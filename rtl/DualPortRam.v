==> flow/design.v <==
`timescale 1ns/1ps
module DualPortRam (
  input  wire [5:0]    rwPort_addr,
  output wire [19:0]   rwPort_rData,
  input  wire          rwPort_en,
  input  wire [5:0]    wrPort_addr,
  input  wire [19:0]   wrPort_wData,
  input  wire          wrPort_en,
  input  wire          clk,
  input  wire          reset
);
  reg        [19:0]   ram_spinal_port1;
  reg [19:0] ram [0:63];
  always @(posedge clk) begin
    if(wrPort_en) begin
      ram[wrPort_addr] <= wrPort_wData;
    end
  end
  always @(posedge clk) begin
    if(rwPort_en) begin
      ram_spinal_port1 <= ram[rwPort_addr];
    end
  end
  assign rwPort_rData = ram_spinal_port1;
endmodule
-- Tool chain data of DualPortRam
The steps from the RTL of DualPortRam to its reports follow in flow order.
Line numbers count from 1 in the design file above.
Operators carry their Yosys type and port widths (W data, S select, Z words).
Library cell names are shortened.
The mark - stands for no value.
- design top: DualPortRam
- clock: clk
- cell library: sky130hd
- timing corner: tt_025C_1v80

-- Word-level counts
Counts by Yosys on the flattened word-level netlist (proc, flatten, opt, wreduce; memories kept). Register bits leave out memories and registers merged into their read ports (data or address); mux counts leave out enables and synchronous resets folded into registers. Print and check cells are left out. Cells with the same type and inputs are merged into one.
Yosys's memory passes give these memory sizes; they may raise the number of words (mostly to a power of two), join words into wider ones and drop unused or constant bits.
- flip-flop bits (word level): 0
- noted RAM bits: 1280
- noted word width x clocked read ports: 20
- memories: 1
- bits of input ports: 36
- output and inout bits at 20
- word-level cells: 4
- memory list (memory ; words ; bits a word ; rd ports ; write ports ; RTL line ; RTL):
    ram ; 64 ; 20 ; 1 ; 1 ; 13 ; reg [19:0] ram [0:63];
- multiplexer cells: 3
- operator list (kind ; number):
    $mux W20 ; 1
    $mux W6 ; 1
    $mux W1 ; 1

-- Longest topological paths
Yosys ltp: most cells in a row. Word level: on the elaborated netlist, between registers, memories and ports. Mapped: between sequential cells and ports; inverters and the memories' decode and read muxes count.
- noted depth after elaboration: 1
- ABC_AREA at 0
- noted gate-level depth with buffers: 10
- noted depth with buffers taken out: 5

-- Mapped cells and area
Source: synth_stat.txt of the flow (Yosys; design flattened, memories mapped). It holds for the ABC_AREA given above (unset counts as 0); a run with the other value may have another netlist.
- mapped cells: 2243
- mapped area: 49695.2 um^2
- flip-flops: 1300
- buffers at 128
- cells by type (cell ; number ; total area (um^2)):
    edfxtp_1 ; 1300 ; 3.9E+04
    mux4_2 ; 264 ; 5.95E+03
    mux2i_1 ; 184 ; 1.84E+03
    a22oi_1 ; 64 ; 480.461
    o22ai_1 ; 52 ; 325.312
    nor2_1 ; 74 ; 277.766
    buf_2 ; 48 ; 240.23
    a31oi_1 ; 32 ; 200.192
    clkbuf_1 ; 49 ; 183.926
    buf_4 ; 22 ; 165.158
    o21ai_0 ; 32 ; 160.154
    a21o_1 ; 15 ; 112.608
    o31ai_1 ; 15 ; 112.608
    and3_1 ; 16 ; 100.096
    buf_6 ; 7 ; 78.826
    mux2_2 ; 6 ; 67.565
    nand2_1 ; 12 ; 45.043
    nor2b_1 ; 7 ; 43.792
Other cell types: 17; their cells: 44.

-- Path before layout
Path of least setup slack by OpenSTA after synthesis, without wires, with an ideal clock, recovery checks aside; 20% of the period is set as input and as output delay. Where synthesis merged equal registers, the netlist keeps one of their names.
- path kind: input to register
- start: input wrPort_addr[3]
- end: memory ram[48][0]
- clock period: 3.32 ns
- setup time: 0.422 ns
- launch time at the first pin at 0.664 ns
- data arrival time at 2.584 ns
- data required time: 2.898 ns
- path slack: 0.314 ns
- delay of the path at 2.342 ns
- stages at 4
- synthesis period reached: 3.006 ns
"delay of the path" is the arrival time less input delay plus setup time.
"stages": output pins that drive a net of the path, with the launching flip-flop's if there is one; two outputs of one cell count as two.
"synthesis period reached" is the clock period less the worst setup slack; recovery checks do not enter. This is arithmetic on one report: input and output delays are still those of the set period (20% each).
The rows between start and end are the longest chain of elaborated cells between them; the timing report does not say that the signal goes this way. Where chains are equally long, one stands for them.
A line is the first line of the expression or statement that the cell stems from. Yosys adds cells for indexed reads and writes and turns some case tables into memories.
- cell sequence: clkbuf_1 nor2b_1 nand4b_1 nor3_1
- noted cells in the longest elaborated chain: 1
- elaborated cells on any way between the ends at 1
- classes of those cells: mux (1)
- RTL lines, path post-synthesis (what ; RTL line ; RTL):
    start: declaration ; 6 ; input  wire [5:0]    wrPort_addr,
    $mux W6 ; 15 ; if(wrPort_en) begin
    end: declaration ; 13 ; reg [19:0] ram [0:63];

-- Worst path after layout
Path of least setup slack in the final report of job 1 (OpenROAD, finished layout, wires in). Where an end is a register, its clock arrival counts in the times.
- path kind: input to register
- start: input rwPort_addr[2]
- end: register ram_spinal_port1[15]
- clock period: 4.88 ns
- setup time: 0.13 ns
- launch time at the first pin at 0.98 ns
- data arrival time at 3.72 ns
- data required time: 5.47 ns
- path slack: 1.75 ns
- stages at 7
- cell sequence: buf_8 buf_4 mux4_2 o22ai_1 a21o_1 o31ai_1 and3_1
- RTL lines, path post-layout (what ; RTL line ; RTL):
    start: declaration ; 3 ; input  wire [5:0]    rwPort_addr,
    end: declaration ; 12 ; reg        [19:0]   ram_spinal_port1;
Chain of elaborated cells between the ends: none given.

## Implementation results

Below are 2 stored runs of the flow (Yosys, OpenROAD; platform sky130hd) on DualPortRam, each with its settings and what was measured, unordered. Constraints: input delay and output delay 20% of the set period each, output load 0.01 pF.
"period reached": clock period set for the run, less the worst setup slack. It is reckoned from that one timing run; input and output delays stay at 20% of the period that was set.
By "power consumption" is meant OpenSTA's value without simulated activity: inputs other than the clock are taken to toggle once in ten clock periods, and the tool carries that through the logic.

Job 1
Settings were period_ns = 4.88; CORE_UTILIZATION = 57; SETUP_SLACK_MARGIN = 1.43; PLACE_DENSITY_LB_ADDON = 0.3; CELL_PAD_IN_SITES_GLOBAL_PLACEMENT = 3; ABC_AREA = 0; CTS_CLUSTER_DIAMETER = 191; CAP_MARGIN = 40; MIN_ROUTING_LAYER = met1; CORE_MARGIN = 2; SLEW_MARGIN = 20
- Yosys chip area after synthesis: 49695.2 um^2
- noted the lowest setup slack: 1.748 ns
- worst hold slack in the final report at 0.667 ns
- total die area at 89562.5 um^2
- post-layout utilization: 0.655
- power consumption: 23629 µW
- noted the period reached: 3.132 ns
- total negative slack at 0.000 ns

Job 2
Settings were period_ns = 2.29; CORE_UTILIZATION = 28; SETUP_SLACK_MARGIN = 0.44; PLACE_DENSITY = 0.46; HOLD_SLACK_MARGIN = 0.04; GPL_TIMING_DRIVEN = 1; CAP_MARGIN = 0; MAX_ROUTING_LAYER = met4; CORE_MARGIN = 2; SLEW_MARGIN = 20
- post-layout utilization: 0.353
- power consumption: 51902 µW
- noted the period reached: 2.037 ns
- worst hold slack in the final report at 0.137 ns
- Yosys chip area after synthesis: 49695.2 um^2
- total die area at 180867.0 um^2
- total negative slack at 0.000 ns
- noted the lowest setup slack: 0.253 ns
